==> flow/design.v <==
	parameter pixel_freq = 75;		 
	parameter h_sync_polarity = 0; 	
	parameter v_sync_polarity = 0;		
	parameter h_visible_area = 1024;
	parameter h_front_porch = 24;
	parameter h_sync_pulse = 136;
	parameter h_back_porch = 144;
	parameter h_whole_line = 1328;
	parameter v_visible_area = 768;
	parameter v_front_porch = 3;
	parameter v_sync_pulse = 6;
	parameter v_back_porch = 29;
	parameter v_whole_line = 806;
`timescale 1ns / 1ps
module vertical_count #(parameter SYNC_PULSE   = 11'd2,
											 WHOLE_FRAME  = 11'd449,
											 FRONT_PORCH  = 11'd37,
											 BACK_PORCH   = 11'd60,
											 VISIBLE_AREA = 11'd350
	)(
	input 		slow_clock,
	input enable,
	output [10:0] out_vertical_counter,
	output reg enable_display_vertically,
	output reg vsync
    );
	 reg [10 : 0] vertical_counter = 0;
	always @ (posedge enable) begin
			if (vertical_counter < SYNC_PULSE) 
				vsync <= 0;
			else 
				vsync <= 1;
			if (vertical_counter == WHOLE_FRAME)
				vertical_counter <= 0;
			else
				vertical_counter <= vertical_counter + 1;
			if ((vertical_counter < SYNC_PULSE + FRONT_PORCH) || (vertical_counter > VISIBLE_AREA + FRONT_PORCH + SYNC_PULSE))
				enable_display_vertically <= 0;
			else
				enable_display_vertically <= 1;
	end
	assign out_vertical_counter= vertical_counter;
endmodule
Reports on vertical_count
The steps from the RTL of vertical_count to its reports follow in flow order.
Lines are those of the file above, counted from 1.
Library cell names are shortened.
{"block": "setup", "top": "vertical_count", "clk_port": "enable", "library": "sky130hd", "corner": "tt_025C_1v80"}

Word level
Counts by Yosys on the flattened word-level netlist (proc, flatten, opt, wreduce; memories kept). Register bits leave out memories and registers merged into their read ports (data or address); mux counts leave out enables and synchronous resets folded into registers. Print and check cells are left out. Cells with the same type and inputs are merged into one.
{"block": "bits", "output_inout_bits": 13, "register_bits": 13, "input_bits": 2}
{"block": "op_classes", "n_addsub": 1, "eq_ne": 1, "n_mux": 2, "compare": 3, "reduce_logical": 1}
{"block": "op_table", "cell": "11-bit by 1-bit adder with 11-bit output with constant B", "count": 1}
{"block": "op_table", "cell": "11-bit by 2-bit < comparator with 1-bit output with constant B", "count": 1}
{"block": "op_table", "cell": "11-bit by 6-bit < comparator with 1-bit output with constant B", "count": 1}
{"block": "op_table", "cell": "11-bit by 9-bit greater-than comparator with 1-bit output with constant B", "count": 1}
{"block": "op_table", "cell": "11-bit by 9-bit == test with 1-bit output with constant B", "count": 1}
{"block": "op_table", "cell": "1-bit two-way mux", "count": 2}
{"block": "op_table", "cell": "1-bit logical OR", "count": 1}

Depth
Depth = most cells in a row (Yosys ltp): at word level without a register or memory, in the mapped netlist without a sequential cell, where the memories' decode and read muxes count.
{"block": "logic_depth", "ltp_word": 3, "abc_area": 0, "depth_mapped": 6, "depth_no_buf": 5}

Netlist
Yosys stat after the flow's synthesis: flattened, memories mapped to cells. It holds for the ABC_AREA given above (unset counts as 0); a run with the other value may have another netlist.
{"block": "by_type", "type": "dfxtp_1", "count": 13, "area_total_um2": 260.25}
{"block": "by_type", "type": "xnor2_1", "count": 4, "area_total_um2": 35.034}
{"block": "by_type", "type": "ha_1", "count": 2, "area_total_um2": 25.024}
{"block": "by_type", "type": "nand4_1", "count": 4, "area_total_um2": 25.024}
{"block": "by_type", "type": "nor2_1", "count": 6, "area_total_um2": 22.522}
{"block": "by_type", "type": "nor3_1", "count": 4, "area_total_um2": 20.019}
{"block": "by_type", "type": "o21ai_0", "count": 4, "area_total_um2": 20.019}
{"block": "by_type", "type": "and3_1", "count": 3, "area_total_um2": 18.768}
{"block": "by_type", "type": "or3_1", "count": 3, "area_total_um2": 18.768}
{"block": "by_type", "type": "xor2_1", "count": 2, "area_total_um2": 17.517}
{"block": "by_type", "type": "nand3_1", "count": 3, "area_total_um2": 15.014}
{"block": "by_type", "type": "nor4_1", "count": 2, "area_total_um2": 12.512}
{"block": "by_type", "type": "buf_6", "count": 1, "area_total_um2": 11.261}
{"block": "by_type", "type": "nand2_1", "count": 3, "area_total_um2": 11.261}
{"block": "by_type", "type": "a21oi_1", "count": 2, "area_total_um2": 10.01}
{"block": "by_type", "type": "buf_2", "count": 2, "area_total_um2": 10.01}
{"block": "by_type", "type": "nand3_2", "count": 1, "area_total_um2": 10.01}
{"block": "by_type", "type": "o211a_1", "count": 1, "area_total_um2": 10.01}
Not listed: further types 7, cells in them 8.
{"block": "mapped", "mapped_cells": 68, "mapped_area_um2": 609.3, "ff_cells": 13, "sequential_area_um2": 260.2}

Timing after synthesis
Path of least setup slack by OpenSTA after synthesis, without wires, with an ideal clock, recovery checks aside; 20% of the period is set as input and as output delay. Where synthesis merged equal registers, the netlist keeps one of their names.
{"block": "synth_path", "path_kind": "register to register", "startpoint": "register vertical_counter[0]", "endpoint": "register vertical_counter[8]", "setup_time_ps": 70, "required_time_ps": 2440, "stages": 5, "n_path_buf": 0, "path_slack_ps": 1189, "period_ps": 2510, "delay_ps": 1321, "arrival_ps": 1251, "synth_period_reached_ps": 1321}
"delay_ps" is the arrival time less input delay plus setup time.
"stages": output pins that drive a net of the path, with the launching flip-flop's if there is one; two outputs of one cell count as two.
"synth_period_reached_ps" = period - worst setup slack (recovery checks aside). The figure is calculated, with input and output delays left at 20% of the set period.
The rows between start and end are the longest chain of elaborated cells between them; the timing report does not say that the signal goes this way. Where chains are equally long, one stands for them.
Each line given opens the expression or statement behind the cell; cells for indexed reads and writes are added by Yosys, which also makes memories of some case tables.
{"block": "synth_via", "path_cell_list": "dfxtp_1 > ha_1 > nand4_1 > or3_1 > a21oi_1", "elab_chain_cells": 1, "cells_between": 2, "cone_lines": 2}
{"block": "synth_lines", "element": "start: declaration", "line": 27, "rtl": "reg [10 : 0] vertical_counter = 0;"}
{"block": "synth_lines", "element": "start: assignment", "line": 34, "rtl": "vertical_counter <= 0;"}
{"block": "synth_lines", "element": "start: assignment", "line": 36, "rtl": "vertical_counter <= vertical_counter + 1;"}
{"block": "synth_lines", "element": "11-bit by 1-bit adder with 11-bit output", "line": 36}
{"block": "synth_lines", "element": "end: assignment", "line": 34}
{"block": "synth_lines", "element": "end: assignment", "line": 36}
{"block": "synth_lines", "element": "end: declaration", "line": 27}

Worst path after layout
From the final timing report of run 1: the path of least setup slack in the routed layout; clock arrival at registers is part of the times.
The report prints the path's times to 10 ps; the period is as set.
{"block": "layout_path", "path_kind": "register to output", "startpoint": "register vertical_counter[3]", "endpoint": "output out_vertical_counter[3]", "arrival_ps": 1370, "path_slack_ps": 80, "stages": 2, "required_time_ps": 1450, "period_ps": 1810, "n_path_buf": 1, "output_delay_ps": 360}
{"block": "layout_via", "path_cell_list": "dfxtp_1 > clkdlybuf4s50_1", "elab_chain_cells": 0, "cells_between": 0, "cone_lines": 0}
{"block": "layout_lines", "element": "start: declaration", "line": 27, "rtl": "reg [10 : 0] vertical_counter = 0;"}
{"block": "layout_lines", "element": "start: assignment", "line": 34, "rtl": "vertical_counter <= 0;"}
{"block": "layout_lines", "element": "start: assignment", "line": 36, "rtl": "vertical_counter <= vertical_counter + 1;"}
{"block": "layout_lines", "element": "end: declaration", "line": 23, "rtl": "output [10:0] out_vertical_counter,"}

Wiki page: vertical_count / flow data

Stored flow runs of vertical_count (2 of them; Yosys, OpenROAD, sky130hd). They differ in their settings and are not a sequence. Constraints: input delay and output delay 20% of the set period each, output load 0.01 pF.
"achievedPeriod_ps" = clock period - worst setup slack. The figure is calculated, with input and output delays left at 20% of the set period.

{"run": "run 1", "settings": { "period_ns": 1.81, "CORE_UTILIZATION": 23, "PLACE_DENSITY_LB_ADDON": 0.17, "CORE_MARGIN": 8, "TNS_END_PERCENT": 75, "SLEW_MARGIN": 10, "CAP_MARGIN": 20 }, "results": { "ws_setup_ps": 76, "fin_tns_ps": 0, "synth_area_um2": 609.3, "die_area_um2": 4552.2, "fin_hold_ws_ps": 517, "achievedPeriod_ps": 1734, "finalCellArea_um2": 777.0 }}
{"run": "run 2", "settings": { "period_ns": 0.903, "CORE_UTILIZATION": 71, "PLACE_DENSITY_LB_ADDON": 0.03, "CORE_ASPECT_RATIO": 0.53, "CELL_PAD_IN_SITES_GLOBAL_PLACEMENT": 0, "CTS_CLUSTER_SIZE": 38, "MAX_ROUTING_LAYER": "met4", "CAP_MARGIN": 20, "CORE_MARGIN": 2, "SLEW_MARGIN": 20 }, "outcome": "not finished: floorplanning ended with error PDN-0185"}
